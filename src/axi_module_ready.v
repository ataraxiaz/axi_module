==> flow/design.v <==
`timescale  1ns/1ps
module axi_module_ready #(
    parameter DWIDTH = 8
)
(
    input                   aclk_i,
    input                   areset_i,
    input                   ready_i,
    output                  valid_o,
    output  [DWIDTH-1:0]    data_o,
    output                  ready_o,
    input                   valid_i,
    input  [DWIDTH-1:0]     data_i   
);
reg [DWIDTH-1:0]    expansion_data_reg;
reg                 expansion_valid_reg;
reg                 ready_i_reg;
reg [DWIDTH-1:0]    data_reg;
reg                 valid_reg;
assign  ready_o = ~expansion_valid_reg;
assign  data_o  = expansion_valid_reg ? expansion_data_reg : data_reg;
assign  valid_o = expansion_valid_reg | valid_reg;
always @(posedge aclk_i) begin
    if(areset_i) begin
        data_reg            <= 'd0;
        valid_reg           <= 'd0;
        expansion_data_reg  <= 'd0;
        expansion_valid_reg <= 'd0;
    end
    else begin
        if(ready_o) begin
            data_reg    <= data_i + 1'b1;
            valid_reg     <= valid_i;
            if(~ready_i) begin
                expansion_data_reg  <= data_reg;
                expansion_valid_reg <= valid_reg;
            end
        end
        if(ready_i)
            expansion_valid_reg <= 'd0;
    end
end
endmodule
From RTL to reports: axi_module_ready --
The steps from the RTL of axi_module_ready to its reports follow in flow order. Lines are those of the file above, counted from 1. Operators carry their Yosys type and port widths (W data, S select, Z words). Cell names lack the library's common part. A cell with n/a has no value.
Inputs: top axi_module_ready, clock port aclk_i, standard-cell library sky130hd, timing corner tt_025C_1v80

Elaborated design --
Source: Yosys, flattened and elaborated, memories not mapped. Widths are those after wreduce. Registers that Yosys merges into a memory's read port (data or address) are not register bits. Print and check cells do not count. Equal cells are merged and count once.
Operators by class: add/sub/neg operators 1, $mul 0, div/mod/pow operators 0, $lt $le $gt $ge 0, eq/ne operators 0, shift operators 0, mux-type cells 2, bitwise logic cells 3, reduce/logical cells 2
Operators by type and width (count):
- $add A8 B1 Y8 const B | 1
- $mux W8 | 1
- $not A1 Y1 | 2
- $reduce_and A2 Y1 | 1
- $reduce_or A2 Y1 | 1
- $or A1 B1 Y1 | 1
- $mux W1 | 1
Bit counts: register bits after elaboration 18, latch bits 0, RAM bits 0, ROM bits 0, clocked read ports x word width 0, memories kept 0, output and inout bits 10

Longest topological paths --
Longest topological path by Yosys (ltp), each cell counted once; first at word level (registers and memories cut), then after technology mapping (sequential cells cut; the memories' decode and read muxes count).
Depth: depth after elaboration 2, ABC_AREA 0, gate-level depth with buffers 4, gate-level depth less buffers 4

After synthesis --
The flow's flattened synthesis, as Yosys stat reports it; memories are mapped. The netlist is that of the ABC_AREA named above (0 if unset); the other value can give another one. The area totals of this step are shown rounded.
Synthesis totals: cells in the netlist 101, chip area (Yosys) 851 µm², mapped flip-flops 18, buffer cells 6
Cell types:
- dfxtp_1 | count 18, total area 360.346 µm²
- o21ai_0 | count 13, total area 65.062 µm²
- mux2_2 | count 5, total area 56.304 µm²
- a21oi_1 | count 11, total area 55.053 µm²
- nand2_1 | count 14, total area 52.55 µm²
- nor2_1 | count 7, total area 26.275 µm²
- xor2_1 | count 3, total area 26.275 µm²
- mux2i_1 | count 2, total area 20.019 µm²
- a311oi_1 | count 2, total area 17.517 µm²
- a2111oi_2 | count 1, total area 15.014 µm²
- a21o_1 | count 2, total area 15.014 µm²
- clkbuf_1 | count 4, total area 15.014 µm²
- inv_1 | count 4, total area 15.014 µm²
- ha_1 | count 1, total area 12.512 µm²
- or3_1 | count 2, total area 12.512 µm²
- nand2_4 | count 1, total area 11.261 µm²
- and4b_1 | count 1, total area 10.01 µm²
- buf_2 | count 2, total area 10.01 µm²
Not listed: further types 8, cells in them 8.

Timing after synthesis --
Path of least setup slack by OpenSTA after synthesis, without wires, with an ideal clock, recovery checks aside; 20% of the period is set as input and as output delay. Where synthesis merged equal registers, the netlist keeps one of their names.
Path post-synthesis: kind reg2out, start reg expansion_valid_reg, end out data_o[7], clock period 1.96 ns, output delay 0.392 ns, arrival 0.951 ns, data required time 1.568 ns, path slack 0.617 ns, path delay 0.951 ns, stages 4, buffers on the path 2, synthesis period reached 1.343 ns
"path delay" = arrival - input delay + setup time. At an output port there is no setup time. "stages": output pins that drive a net of the path, with the launching flip-flop's if there is one; two outputs of one cell count as two. "synthesis period reached" = period - worst setup slack (recovery checks aside). The figure is calculated, with input and output delays left at 20% of the set period. The rows between start and end are the longest chain of elaborated cells between them; the timing report does not say that the signal goes this way. Where chains are equally long, one stands for them. Each line given opens the expression or statement behind the cell; cells for indexed reads and writes are added by Yosys, which also makes memories of some case tables. A register here has more assigning lines than the two given.
On the way, post-synthesis: path through dfxtp_1 buf_2 buf_2 o21ai_0, cells in the longest elaborated chain 1, elaborated cells on any way between the ends 1, source lines of those cells 1
Ends and longest elaborated chain, post-synthesis:
- start: declaration | line 16 | reg                 expansion_valid_reg;
- start: assignment | line 28 | expansion_valid_reg <= 'd0;
- start: assignment | line 36 | expansion_valid_reg <= valid_reg;
- $mux W8 | line 21 | assign  data_o  = expansion_valid_reg ? expansion_data_reg : data_reg;
- end: declaration | line 10 | output  [DWIDTH-1:0]    data_o,

FLOW RESULTS
============

axi_module_ready on sky130hd: 2 stored runs with different settings, listed in no order. Input and output delays are each 20% of the period that was set; the output load is 0.01 pF.

* Stored run 1 | settings: period_ns 1.33; CORE_UTILIZATION 72; CAP_MARGIN 20; CORE_MARGIN 2; SLEW_MARGIN 20 | not finished: placement ended with error GPL-0301
* Stored run 2 | settings: period_ns 2.3; CORE_UTILIZATION 62; SETUP_SLACK_MARGIN 0.14; PLACE_DENSITY_LB_ADDON 0.23; CELL_PAD_IN_SITES_GLOBAL_PLACEMENT 2; CAP_MARGIN 25; SLEW_MARGIN 35; MIN_ROUTING_LAYER met1; CORE_MARGIN 2 | not finished: placement ended with error FLW-0024
