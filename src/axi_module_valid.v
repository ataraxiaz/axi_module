==> flow/design.v <==
`timescale  1ns/1ps
module axi_module_valid #(
    parameter DWIDTH = 8
)
(
    input                   aclk_i,
    input                   areset_i,
    input                   ready_i,
    output reg              valid_o,
    output reg [DWIDTH-1:0] data_o,
    output                  ready_o,
    input                   valid_i,
    input  [DWIDTH-1:0]     data_i   
);
reg                 valid_i_reg;
reg [DWIDTH-1:0]    data_reg;
assign ready_o = ~valid_o | ready_i;
always @(posedge aclk_i) begin
    data_reg    <= data_i + 1'b1;
    valid_i_reg <= valid_i;
end
always @(posedge aclk_i) begin
    if(areset_i) begin
        valid_o <= 'd0;
        data_o  <= 'd0;
    end
    else begin
        valid_o <= valid_i_reg;
        data_o  <= data_reg + 1'b1;
    end
end
endmodule
Tool chain data of axi_module_valid
Tool output for the design above, in the order of the flow.
Lines are those of the file above, counted from 1.
Library cell names are shortened.
The mark - stands for no value.
- design top: axi_module_valid
- clock port: aclk_i
- cell library: sky130hd
- timing corner: tt_025C_1v80

After elaboration
Source: Yosys, flattened and elaborated, memories not mapped. Widths are those after wreduce; folded enables and synchronous resets count as part of the registers. Registers that Yosys merges into a memory's read port (data or address) are not register bits. Print and check cells do not count. Equal cells are merged and count once.
- $add $sub $neg: 2
- bitwise operators at 2
- operators with widths (operator ; count):
    8-bit by 1-bit adder with 8-bit output (second input constant) ; 2
    1-bit OR ; 1
    1-bit NOT ; 1
- bits in registers at 18
- elaborated cells at 8

Logic depth
Yosys ltp: most cells in a row. Word level: on the elaborated netlist, between registers, memories and ports. Mapped: between sequential cells and ports; inverters and the memories' decode and read muxes count.
- depth after elaboration at 2
- ABC_AREA at 0
- noted gate-level depth with buffers: 4

Mapped cells and area
Yosys stat after the flow's synthesis: flattened, memories mapped to cells. It holds for the ABC_AREA given above (unset counts as 0); a run with the other value may have another netlist.
The area totals of this step are shown rounded.
- buffer cells: 1
- synthesis area at 630 µm²
- cell count at 61
- mapped flip-flops: 18
- cell types (cell type ; count ; total area (µm²)):
    dfxtp_1 ; 18 ; 360.346
    xor2_1 ; 6 ; 52.55
    xnor2_1 ; 3 ; 26.275
    ha_1 ; 2 ; 25.024
    nor2_1 ; 6 ; 22.522
    nand3_1 ; 4 ; 20.019
    nand2_1 ; 4 ; 15.014
    nand2b_1 ; 2 ; 12.512
    nor2b_1 ; 2 ; 12.512
    or3_1 ; 2 ; 12.512
    a21oi_1 ; 2 ; 10.01
    nand3_2 ; 1 ; 10.01
    o21ai_0 ; 2 ; 10.01
    o21bai_1 ; 1 ; 7.507
    and3_1 ; 1 ; 6.256
    nand4_1 ; 1 ; 6.256
    nor4_1 ; 1 ; 6.256
    nor3_1 ; 1 ; 5.005
Not listed: further types 2, cells in them 2.

Path before layout
Source: OpenSTA report_checks on the synthesized netlist (no wires, ideal clock, input and output delay 20% of the period each), path of least setup slack; recovery checks are left aside. Register names are those of the netlist, which keeps one name where synthesis merged equal registers.
- path type: in2reg
- start: input port data_i[0]
- end: register data_reg[6]
- slack at 0.995 ns
- stages on the path at 4
- noted data arrival time: 0.957 ns
- noted input delay: 0.414 ns
- library setup time: 0.118 ns
- clock period: 2.07 ns
- delay of the path: 0.661 ns
- required time: 1.952 ns
- noted time at the first pin: 0.414 ns
- noted period reached after synthesis: 1.075 ns
"delay of the path" = arrival - input delay + setup time.
"stages on the path": output pins that drive a net of the path, with the launching flip-flop's if there is one; two outputs of one cell count as two.
"period reached after synthesis" = period - worst setup slack (recovery checks aside). The figure is calculated, with input and output delays left at 20% of the set period.
The rows between start and end are the longest chain of elaborated cells between them; the timing report does not say that the signal goes this way. Where chains are equally long, one stands for them.
A line is the first line of the expression or statement that the cell stems from. Yosys adds cells for indexed reads and writes and turns some case tables into memories.
- cell sequence: ha_1 and3_1 nand3_1 xnor2_1
- cells in the longest elaborated chain: 1
- elaborated cells on any way between the ends at 1
- classes of those cells: 1 x add/sub
- RTL lines, path after synthesis (item ; RTL line ; text):
    start, declared ; 13 ; input  [DWIDTH-1:0]     data_i
    8-bit by 1-bit adder with 8-bit output ; 19 ; data_reg    <= data_i + 1'b1;
    end, assigned ; 19 ;
    end, declared ; 16 ; reg [DWIDTH-1:0]    data_reg;

Path in the finished layout
From the final timing report of run 1: the path of least setup slack in the routed layout; clock arrival at registers is part of the times.
- path type: reg2reg
- start: register data_reg[6]
- end: register data_o[7]
- noted data arrival time: 1.27 ns
- slack at 0.13 ns
- noted time at the first pin: 0.28 ns
- stages on the path at 4
- clock period: 1.18 ns
- library setup time: 0.06 ns
- required time: 1.41 ns
The rows between start and end are the longest chain of elaborated cells between them; the timing report does not say that the signal goes this way. Where chains are equally long, one stands for them.
- cell sequence: dfxtp_1 nand4_1 or3_4 a21oi_2
- cells in the longest elaborated chain: 1
- elaborated cells on any way between the ends at 1
- classes of those cells: 1 x add/sub
- RTL lines, path post-layout (item ; RTL line ; text):
    start, declared ; 16 ; reg [DWIDTH-1:0]    data_reg;
    start, assigned ; 19 ; data_reg    <= data_i + 1'b1;
    8-bit by 1-bit adder with 8-bit output ; 29 ; data_o  <= data_reg + 1'b1;
    end, assigned ; 25 ; data_o  <= 'd0;
    end, assigned ; 29 ;
    end, declared ; 10 ; output reg [DWIDTH-1:0] data_o,

==> results <==
Design axi_module_valid on sky130hd. What follows are 2 stored runs of the flow, each under its own settings; their order means nothing. The constraints put input and output delay at 20% of the set period each and load the outputs with 0.01 pF.
"reached clock period" is the run's clock period less its worst setup slack. It is reckoned from that one timing run; input and output delays stay at 20% of the period that was set.
"time used up by the worst setup path" means the part of the period allowed to the worst setup path (the constraints hold back 20% at inputs and 20% at outputs) less its slack; where the path has registers, the arrival times of their clocks count too.
By "total power of the final layout" is meant OpenSTA's value without simulated activity: inputs other than the clock are taken to toggle once in ten clock periods, and the tool carries that through the logic.
Measured values are rounded.

Run 1

==> flow/run.sh <==
#!/bin/bash
# the make line also repeats the synthesis and layout settings of config.mk as NAME=value (left out here)
make -C /OpenROAD-flow-scripts/flow DESIGN_CONFIG=/design/flow/config.mk WORK_HOME=/design/flow/orfs CLKGATE_MAP_FILE= finish
==> flow/config.mk <==
export PLATFORM = sky130hd
export DESIGN_NAME = axi_module_valid
export DESIGN_NICKNAME = axi_module_valid
export VERILOG_FILES = /design/flow/design.v
export SDC_FILE = /design/flow/constraint.sdc
export NUM_CORES = 4
export LEC_CHECK = 0
export ABC_AREA = 0
export CAP_MARGIN = 0
export CELL_PAD_IN_SITES_DETAIL_PLACEMENT = 0
export CELL_PAD_IN_SITES_GLOBAL_PLACEMENT = 0
export CORE_MARGIN = 2
export CORE_UTILIZATION = 32
export CTS_CLUSTER_SIZE = 34
export GPL_ROUTABILITY_DRIVEN = 1
export GPL_TIMING_DRIVEN = 0
export PLACE_DENSITY_LB_ADDON = 0.16
export SETUP_SLACK_MARGIN = 0.14
export SLEW_MARGIN = 20
==> flow/constraint.sdc <==
create_clock -name core_clock -period 1.18 [get_ports {aclk_i}]
set_input_delay 0.2360 -clock core_clock [delete_from_list [all_inputs] [get_ports {aclk_i}]]
set_output_delay 0.2360 -clock core_clock [all_outputs]
set_load 0.01 [all_outputs]

Measured in run 1:
- noted the smallest setup slack: 0.13 ns
- time used up by the worst setup path at 1.05 ns
- worst setup path kind: reg2reg
- noted the standard-cell area after layout: 950 µm²
- reached clock period: 1.047 ns
- total negative setup slack: 0.000 ns
- synthesized cell area: 630 µm²
- noted the utilization after layout: 50%
- noted the total die area: 2,300 µm²
- noted the total power of the final layout: 0.0012 W
- noted the worst hold slack: 0.23 ns

Run 2

==> flow/run.sh <==
#!/bin/bash
# the make line also repeats the synthesis and layout settings of config.mk as NAME=value (left out here)
make -C /OpenROAD-flow-scripts/flow DESIGN_CONFIG=/design/flow/config.mk WORK_HOME=/design/flow/orfs CLKGATE_MAP_FILE= finish
==> flow/config.mk <==
export PLATFORM = sky130hd
export DESIGN_NAME = axi_module_valid
export DESIGN_NICKNAME = axi_module_valid
export VERILOG_FILES = /design/flow/design.v
export SDC_FILE = /design/flow/constraint.sdc
export NUM_CORES = 4
export LEC_CHECK = 0
export CAP_MARGIN = 20
export CORE_MARGIN = 2
export CORE_UTILIZATION = 40
export SLEW_MARGIN = 20
==> flow/constraint.sdc <==
create_clock -name core_clock -period 1.19 [get_ports {aclk_i}]
set_input_delay 0.2380 -clock core_clock [delete_from_list [all_inputs] [get_ports {aclk_i}]]
set_output_delay 0.2380 -clock core_clock [all_outputs]
set_load 0.01 [all_outputs]

Measured in run 2:
- noted the smallest setup slack: 0.065 ns
- time used up by the worst setup path at 0.65 ns
- worst setup path kind: in2out
- noted the standard-cell area after layout: 970 µm²
- reached clock period: 1.125 ns
- total negative setup slack: 0.000 ns
- synthesized cell area: 630 µm²
- noted the utilization after layout: 65%
- noted the total die area: 1,900 µm²
- noted the total power of the final layout: 0.0012 W
- noted the worst hold slack: 0.39 ns
